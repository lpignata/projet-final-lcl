==> flow/design.v <==
module out_ctrl(
	input [1:0] estate,
	input [7:0] mem1,
	input [7:0] mem2,
	input [7:0] result,
	input clk,
	output [7:0] numA,
	output [7:0] numB,
	output [7:0] numRes,
	output [2:0] apaga_d
);
initial numA = 4'b0000;
always @(negedge clk)
	begin
		if(estate == 2'b00) begin
			numA = mem1;
			numB = 4'b0000;
			numRes = 4'b0000;
			apaga_d = 3'b011;
		end
		else if(estate == 2'b01) begin
			numA = mem1;
			numB = mem2;
			numRes = 4'b0000;
			apaga_d = 3'b001;
		end
		else if(estate == 2'b10) begin
			numA = mem1;
			numB = mem2;
			numRes = result;
			apaga_d = 3'b000;
		end
		else if(estate == 2'b11) begin
			numA = 4'b0000;
			numB = 4'b0000;
			numRes = 4'b0000;
			apaga_d = 3'b111;
		end
	end
endmodule
# Step by step through the tools: out_ctrl
# What the tools print for out_ctrl, step after step.
# Line numbers count from 1 in the design file above.
# Cell names lack the library's common part.
# A cell with -- has no value.
# design
design	out_ctrl
clk_port	clk
lib	sky130hd
pvt_corner	tt_025C_1v80

# After elaboration
# Yosys after proc, flatten, opt, wreduce and memory -nomap, before mapping. Memory bits, and registers merged into a memory's read port (data or address), are not among the register bits. Print and check cells are not counted. Equal cells are merged and count once.
# bits
reg_bits	27
out_inout_bits	27
# classes
n_eq	3
muxes	10
n_reduce_logical	6
# op_table
op	n
8-bit two-way mux	7
2-bit two-way mux	3
2-bit == test (second input constant)	2
4-bit nonzero test	1
3-bit nonzero test	1
3-bit OR reduction	1
2-bit by 1-bit == test with 1-bit output (second input constant)	1
2-bit zero test	1
2-bit nonzero test	1
2-bit OR reduction	1

# Logic depth
# Depth = most cells in a row (Yosys ltp): at word level without a register or memory, in the mapped netlist without a sequential cell, where the memories' decode and read muxes count.
# depth
ltp_word	5
abc_area	0
mapped_depth	7
depth_no_buf	5

# Netlist
# Yosys stat after the flow's synthesis: flattened, memories mapped to cells. It holds for the ABC_AREA given above (unset counts as 0); a run with the other value may have another netlist.
# by_type
cell_type	n	area_total_um2
dfxtp_1	19	380.365
edfxtp_1	8	240.23
a21oi_1	13	65.062
ha_1	5	62.56
nand3b_1	8	60.058
nor2b_1	8	50.048
nor2_1	10	37.536
nor3b_1	5	37.536
nand2_1	8	30.029
a22oi_1	3	22.522
buf_6	2	22.522
clkbuf_1	4	15.014
inv_1	4	15.014
nor2_4	1	11.261
buf_2	2	10.01
mux2i_1	1	10.01
o21bai_1	1	7.507
nand2b_1	1	6.256
# Other cell types: 3; their cells: 3.
# synth_totals
cells	106
mapped_area_um2	1102.3
seq_area_um2	620.6
flip_flops	27
n_buf	8

# Settings and measured results of 2 stored flow runs for module out_ctrl (sky130hd), not sorted in any way. The constraints put input and output delay at 20% of the set period each and load the outputs with 0.01 pF.
# "power_total_mw": no workload was simulated; the value follows from the tool's default switching activity.
# Settings: n/a = not set for that run.
run	period_ns	CAP_MARGIN	CORE_MARGIN	CORE_UTILIZATION	SLEW_MARGIN	SETUP_SLACK_MARGIN	PLACE_DENSITY_LB_ADDON	CELL_PAD_IN_SITES_GLOBAL_PLACEMENT	ABC_AREA	final_die_area_um2	finalUtil_pct	synth_area_um2	layout_stdcell_area_um2	power_total_mw	setup_worst_slack_ns	hold_ws_ns	setupTns_ns
stored run 1	4.53	20	2	40	20	n/a	n/a	n/a	n/a	3191.7	68.0	1102.3	1828.0	0.5885	0.058	0.454	0.000
stored run 2	7.73	40	4	18	20	-0.74	0.04	2	1	7516.9	31.4	1114.8	1870.5	0.4048	0.966	0.464	0.000
