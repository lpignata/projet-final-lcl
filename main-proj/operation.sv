==> flow/design.v <==
module operation (
	input ready,
	input [3:0] tecla,
	input clearIn,
	input Clock,
	input [7:0] memoryIn,
	input [7:0] result,
	output [7:0] memoryOut,
	output [7:0] numberA,
	output [7:0] numberB,
	output operation,
	output signedMemory,
	output signedNumberA,
	output signedNumberB,
	output clearOut,
	output readyOut,
	output [1:0] estate);
	parameter ADD = 4'b1100;
	parameter SUB = 4'b1011;
	parameter IGUAL = 4'b1101;
	parameter SAVE = 4'b1111;
	parameter RECOVERY = 4'b1110;
	parameter VALUE_A = 2'b00;
	parameter VALUE_B = 2'b01;
	parameter VALUE_IGUAL = 2'b10;
	parameter ZERO_4 = 4'b0000;
	reg [1:0] byEstate = VALUE_A;
	reg [3:0] byTecla = 4'b0000;
	reg reset = 1;
	function is_number;
		input [3:0] func_tecla;
		is_number = (func_tecla < 4'b1010)?1:0;
	endfunction
	function is_operator;
		input [3:0] func_tecla;
		case (func_tecla)
			ADD: is_operator = 1;
			SUB: is_operator = 1;
			default: is_operator = 0;
		endcase
	endfunction
	always @(negedge Clock)
	begin
		if (clearIn == 0) begin
			byEstate = VALUE_A;
			estate = byEstate;
			byTecla = 4'b0000;
			clearOut = 1;
			reset = 1;
		end
		else if (ready == 1) begin
			clearOut = 0;
			if(reset == 1)
				byTecla = ZERO_4;
			else begin
				byTecla = tecla;
			end
			estate = byEstate;
			readyOut = ~ready;
			if (byEstate == VALUE_A) begin
				if (byTecla == SAVE) begin
					memoryOut = numberA;
					signedMemory = 1;
					reset = 0;
				end
				else if (byTecla == RECOVERY) begin
					numberA = memoryIn;
					signedNumberA = 1;
					reset = 0;
				end
				else if (is_operator(byTecla) == 1) begin
					operation = (byTecla == SUB)?1:0;
					byEstate = VALUE_B;
					reset = 0;
				end
				else if (is_number(byTecla) == 1) begin
					numberA[7:4] = ZERO_4;
					numberA[3:0] = byTecla;
					signedNumberA = 1;
					reset = 0;
				end
			end
			else if (byEstate == VALUE_B) begin
				if (byTecla == SAVE) begin
					memoryOut = numberB;
					signedMemory = 1;
				end
				else if (byTecla == RECOVERY) begin
					numberB = memoryIn;
					signedNumberB = 1;
				end
				else if (byTecla == IGUAL) begin
					byEstate = VALUE_IGUAL;
				end
				else if (is_number(byTecla) == 1) begin
					numberB[7:4] = ZERO_4;
					numberB[3:0] = byTecla;
					signedNumberB = 1;
				end
			end
			else begin
				if (byTecla == SAVE) begin
					memoryOut = result;
					signedMemory = 1;
				end
				else if (is_number(byTecla) == 1 || byTecla == RECOVERY) begin
					byEstate = VALUE_A;
					numberA = 8'b00000000;
					signedNumberA = 1;
					numberB = 8'b00000000;
					signedNumberB = 1;
				end
			end
		end
		else begin
			clearOut = 0;
			signedMemory = 0;
			signedNumberA = 0;
			signedNumberB = 0;
			readyOut = ~ready;
			estate = byEstate;
		end
	end
endmodule
From RTL to reports: operation
What the tools print for operation, step after step.
Lines are those of the file above, counted from 1.
Cell names lack the library's common part.
{"block": "setup", "top": "operation", "clk_port": "Clock", "lib": "sky130hd", "pvt_corner": "tt_025C_1v80"}

After elaboration
Source: Yosys, flattened and elaborated, memories not mapped. Widths are those after wreduce. Registers that Yosys merges into a memory's read port (data or address) are not register bits. Print and check cells do not count. Equal cells are merged and count once.
{"block": "bits", "reg_bits": 35, "in_bits": 23, "out_inout_bits": 32, "word_cells": 105}
{"block": "op_classes", "n_eq": 15, "reduce_logical": 13, "n_cmp": 1, "bitwise": 4, "mux": 60}
{"block": "op_table", "cell": "2-to-1 mux 8 bit", "count": 16}
{"block": "op_table", "cell": "2-to-1 mux 1 bit", "count": 29}
{"block": "op_table", "cell": "AND reduction 7 bit", "count": 3}
{"block": "op_table", "cell": "equality test 4 bit with constant B", "count": 5}
{"block": "op_table", "cell": "2-to-1 mux 2 bit", "count": 10}
{"block": "op_table", "cell": "2-to-1 mux 4 bit", "count": 5}
{"block": "op_table", "cell": "inequality test 3 x 2 -> 1 bit with constant B", "count": 3}
{"block": "op_table", "cell": "inequality test 2 bit with constant B", "count": 3}
{"block": "op_table", "cell": "inequality test 3 x 1 -> 1 bit with constant B", "count": 2}
{"block": "op_table", "cell": "AND reduction 3 bit", "count": 2}
{"block": "op_table", "cell": "AND reduction 6 bit", "count": 1}
{"block": "op_table", "cell": "inverter 1 bit", "count": 4}
{"block": "op_table", "cell": "nonzero test 2 bit", "count": 2}
{"block": "op_table", "cell": "< comparator 4 bit with constant B", "count": 1}
{"block": "op_table", "cell": "nonzero test 4 bit", "count": 1}
{"block": "op_table", "cell": "nonzero test 3 bit", "count": 1}
{"block": "op_table", "cell": "equality test 2 x 1 -> 1 bit with constant B", "count": 1}
{"block": "op_table", "cell": "inequality test 2 x 1 -> 1 bit with constant B", "count": 1}
{"block": "op_table", "cell": "logical NOT 2 bit", "count": 1}
{"block": "op_table", "cell": "OR reduction 2 bit", "count": 1}
{"block": "op_table", "cell": "logical OR 1 bit", "count": 1}

Longest topological paths
Longest topological path by Yosys (ltp), each cell counted once; first at word level (registers and memories cut), then after technology mapping (sequential cells cut; the memories' decode and read muxes count).
{"block": "logic_depth", "word_depth": 15, "abc_area": 0, "ltp_mapped": 5, "depth_no_buf": 4}

After synthesis
Source: synth_stat.txt of the flow (Yosys; design flattened, memories mapped). It holds for the ABC_AREA given above (unset counts as 0); a run with the other value may have another netlist.
The area totals of this step are shown rounded.
{"block": "synth_totals", "cells": 135, "ff_cells": 35, "seqArea_um2": 991, "yosys_area_um2": 1570}
{"block": "types", "cell_type": "edfxtp_1", "count": 29}
{"block": "types", "cell_type": "dfxtp_1", "count": 6}
{"block": "types", "cell_type": "mux2i_1", "count": 9}
{"block": "types", "cell_type": "nand2_1", "count": 18}
{"block": "types", "cell_type": "and2_1", "count": 10}
{"block": "types", "cell_type": "o21ai_0", "count": 10}
{"block": "types", "cell_type": "nor2_1", "count": 9}
{"block": "types", "cell_type": "nor3_1", "count": 6}
{"block": "types", "cell_type": "inv_1", "count": 7}
{"block": "types", "cell_type": "a21oi_1", "count": 4}
{"block": "types", "cell_type": "buf_2", "count": 4}
{"block": "types", "cell_type": "o2111ai_2", "count": 1}
{"block": "types", "cell_type": "nand2b_1", "count": 2}
{"block": "types", "cell_type": "nor3b_2", "count": 1}
{"block": "types", "cell_type": "nand3b_2", "count": 1}
{"block": "types", "cell_type": "a221o_1", "count": 1}
{"block": "types", "cell_type": "nor3_2", "count": 1}
{"block": "types", "cell_type": "o21ai_1", "count": 2}
Not listed: further types 14, cells in them 14.

Add stored flow runs of operation

Measured results for operation: 2 stored runs of the Yosys and OpenROAD flow on sky130hd. The settings differ; the order carries no meaning. The constraints put input and output delay at 20% of the set period each and load the outputs with 0.01 pF.
"design_power_w" is the tool's figure for a default switching activity; nothing was simulated.
Results are given in rounded form.

{"run": "entry A", "settings": { "period_ns": 3.53, "CORE_UTILIZATION": 41, "SETUP_SLACK_MARGIN": 0.46, "GPL_TIMING_DRIVEN": 0, "CTS_CLUSTER_SIZE": 20, "CAP_MARGIN": 40, "MAX_ROUTING_LAYER": "met4", "CORE_MARGIN": 2, "SLEW_MARGIN": 20 }, "results": { "setup_tns_ns": 0.000, "setup_worst_slack_ns": 0.140, "synthArea_um2": 1570, "final_cell_area_um2": 2670, "total_die_area_um2": 4330, "utilization_pct": 72.8, "design_power_w": 0.00103, "timing.hold.ws_ns": 0.545 }}
{"run": "entry B", "settings": { "period_ns": 6.03, "CORE_UTILIZATION": 20, "SETUP_SLACK_MARGIN": 1.21, "PLACE_DENSITY": 0.38, "CELL_PAD_IN_SITES_GLOBAL_PLACEMENT": 2, "ABC_AREA": 1, "SLEW_MARGIN": 30, "MIN_ROUTING_LAYER": "met2", "MAX_ROUTING_LAYER": "met4", "CAP_MARGIN": 20, "CORE_MARGIN": 2 }, "results": { "setup_tns_ns": 0.000, "setup_worst_slack_ns": 0.891, "synthArea_um2": 1680, "final_cell_area_um2": 3070, "total_die_area_um2": 9150, "utilization_pct": 37.6, "design_power_w": 0.000664, "timing.hold.ws_ns": 0.494 }}
