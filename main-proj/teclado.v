==> flow/design.v <==
module teclado (
	inout  logic [35:0] 	GPIO_1,
	input  logic 			CLOCK_50,
	output logic [3:0] 	tecla,
	output logic  			ready
	);
	wire [3:0] lin,col;
	assign col={GPIO_1[11],GPIO_1[13],GPIO_1[15],GPIO_1[17]};
	assign {GPIO_1[19],GPIO_1[21],GPIO_1[23],GPIO_1[25]}=lin;
	controlador U0 (.clk(CLOCK_50), .linhaN(lin),.colunaN(col),.tecla(tecla),.ready(ready));
endmodule
module controlador (
	input   		clk,
	output reg [3:0] linhaN,
	input 	  [3:0] colunaN,
	output reg [3:0] tecla,
	output ready
	);
	wire [3:0] linha,coluna;
	assign linhaN=~linha;
	assign coluna=~colunaN;
	wire [7:0] valor;
	integer contador;
	initial
		begin
			linha<=4'b0001;
			tecla<=4'b0000;
			ready<=1'b0;
		end
		assign valor={linha,cold};
	always @(negedge clk)
		if (contador>=1000000 && ~ready)
		begin	
			contador<=0;
			if(linha==4'b1000)
				linha<=4'b0001;
			else
				linha<=linha<<1;
		end
		else
			contador<=contador+1;
	assign ready = (valor[3:0]==4'b0000 ? 1'b0 : 1'b1);
	always @(negedge clk)
			case (valor)
				8'b00010001: tecla<=4'b0001;
				8'b00010010: tecla<=4'b0010;
				8'b00010100: tecla<=4'b0011;		
				8'b00011000: tecla<=4'b1010;
				8'b00100001: tecla<=4'b0100;
				8'b00100010: tecla<=4'b0101;
				8'b00100100: tecla<=4'b0110;		
				8'b00101000: tecla<=4'b1011;
				8'b01000001: tecla<=4'b0111;
				8'b01000010: tecla<=4'b1000;
				8'b01000100: tecla<=4'b1001;		
				8'b01001000: tecla<=4'b1100;
				8'b10000001: tecla<=4'b1111;
				8'b10000010: tecla<=4'b0000;
				8'b10000100: tecla<=4'b1110;		
				8'b10001000: tecla<=4'b1101;
				default: tecla<=tecla;
			endcase
wire [3:0] cold;
Debouncer d0 (.iClock(clk),.iBouncy(coluna[0]), .oPulse(), .oState(cold[0]));
Debouncer d1 (.iClock(clk),.iBouncy(coluna[1]), .oPulse(), .oState(cold[1]));
Debouncer d2 (.iClock(clk),.iBouncy(coluna[2]), .oPulse(), .oState(cold[2]));
Debouncer d3 (.iClock(clk),.iBouncy(coluna[3]), .oPulse(), .oState(cold[3]));
endmodule
module Debouncer
(
	input wire iClock,
	input wire iBouncy,
	output reg oPulse,
	output reg oState
);
reg [1:0] FF = 2'b0;
always @(negedge iClock)
	FF <= { FF[0], iBouncy };
reg [18:0] Counter = 19'b0;
wire [18:0] NextCounter;
wire CarryOut;
assign { CarryOut, NextCounter } = Counter + 1'b1;
always @(negedge iClock)
	if (^FF)
		Counter <= 19'b0;
	else if (!CarryOut)
		Counter <= NextCounter;
reg State = 1'b0;
always @(negedge iClock)
	if (CarryOut)
		State <= FF[1];
assign oState = State;
assign oPulse = State != FF[1] && CarryOut && !State;
endmodule
---- Step by step through the tools: teclado ----
What the tools print for teclado, step after step.
Line numbers count from 1 in the design file above.
Cell names lack the library's common part.
The mark - stands for no value.
set-up
  top module .............................. teclado
  clock input ............................. CLOCK_50
  standard-cell library ................... sky130hd
  timing corner ........................... tt_025C_1v80

---- Elaborated design ----
Source: Yosys, flattened and elaborated, memories not mapped. Widths are those after wreduce. Registers that Yosys merges into a memory's read port (data or address) are not register bits. Print and check cells do not count. Equal cells are merged and count once.
storage and ports
  cells after elaboration ................. 48
  input port bits ......................... 1
  register bits ........................... 128
operators by class
  add/subtract/negate cells ............... 5
  mux-type cells .......................... 1
  magnitude comparators ................... 1
  bitwise operators ....................... 2
  equal/unequal tests ..................... 17
  reduce/logical cells .................... 7
operators by type and width
  operator                                                number
  adder 19 x 1 -> 20 bit (second input constant)          4
  parallel mux 4 bit (select 16 bit)                      1
  adder 32 x 2 -> 32 bit (second input constant)          1
  >= comparator 32 x 21 -> 1 bit (second input constant)  1
  == test 8 x 5 -> 1 bit (second input constant)          4
  == test 8 x 6 -> 1 bit (second input constant)          4
  == test 8 x 7 -> 1 bit (second input constant)          4
  == test 8 bit (second input constant)                   4
  nonzero test 16 bit                                     1
  parity 2 bit                                            4
  inverter 4 bit                                          2
  == test 4 bit (second input constant)                   1
  zero test 4 bit                                         1
  logical AND 1 bit                                       1

---- Longest topological paths ----
Depth = most cells in a row (Yosys ltp): at word level without a register or memory, in the mapped netlist without a sequential cell, where the memories' decode and read muxes count.
logic depth
  depth after elaboration ................. 2
  ABC_AREA ................................ 0
  gate-level depth with buffers ........... 7
  mapped depth without buffers ............ 6

---- Synthesis result ----
The flow's flattened synthesis, as Yosys stat reports it; memories are mapped. The netlist is that of the ABC_AREA named above (0 if unset); the other value can give another one.
cell types
  cell      number
  dfxtp_1   116
  xnor2_1   49
  nor2_1    103
  edfxtp_1  12
  xor2_1    39
  nand4_1   26
  nand3_1   32
  and4_1    18
  nand2_1   39
  and3_1    23
  a21oi_1   27
  o21ai_0   19
  inv_1     22
  a211oi_1  10
  ha_1      6
  nor4_1    12
  clkbuf_1  19
  nor3_1    11
Other cell types: 41; their cells: 85.
synthesis totals
  cell count .............................. 668
  flip-flop cells ......................... 128
  buffer cells ............................ 29
  sequential part of the area ............. 2,682.6 sq um
  cell area after synthesis ............... 5,950.7 sq um
By module: a second synthesis without flattening, with its own total; a netlist apart from the flattened one above.
second synthesis, totals
  cell total of the unflattened synthesis .. 725
  area total of the unflattened synthesis .. 6,536.3 sq um
Each row is one instance without its submodules.
by module
  module       area (sq um)  seq. area (sq um)  instances  cells
  Debouncer    1,067.3       450.4              4          120
  controlador  2,267.2       880.8              1          245
  teclado      0.0           0.0                1          0

Appendix: runs

Settings of 2 stored flow runs for module teclado (sky130hd), not sorted in any way. The constraints put input and output delay at 20% of the set period each and load the outputs with 0.01 pF.

---- record 1 ----
settings
  period_ns = 7.03
  CORE_UTILIZATION = 18
  SETUP_SLACK_MARGIN = 1.34
  PLACE_DENSITY_LB_ADDON = 0.28
  CORE_ASPECT_RATIO = 0.76
  CORE_MARGIN = 8
  CELL_PAD_IN_SITES_DETAIL_PLACEMENT = 0
  TNS_END_PERCENT = 90
  GPL_TIMING_DRIVEN = 0
  CTS_CLUSTER_SIZE = 79
  CTS_CLUSTER_DIAMETER = 311
  CAP_MARGIN = 25
  MAX_ROUTING_LAYER = met5
  SLEW_MARGIN = 20
results
  did not finish, routing stopped with RSZ-0074

---- record 2 ----
settings
  period_ns = 2.4
  CORE_UTILIZATION = 16
  SETUP_SLACK_MARGIN = -0.14
  HOLD_SLACK_MARGIN = 0.11
  CORE_ASPECT_RATIO = 1.61
  CELL_PAD_IN_SITES_GLOBAL_PLACEMENT = 1
  CELL_PAD_IN_SITES_DETAIL_PLACEMENT = 1
  CTS_CLUSTER_SIZE = 13
  CAP_MARGIN = 20
  CORE_MARGIN = 2
  SLEW_MARGIN = 20
results
  did not finish, routing stopped with RSZ-0074
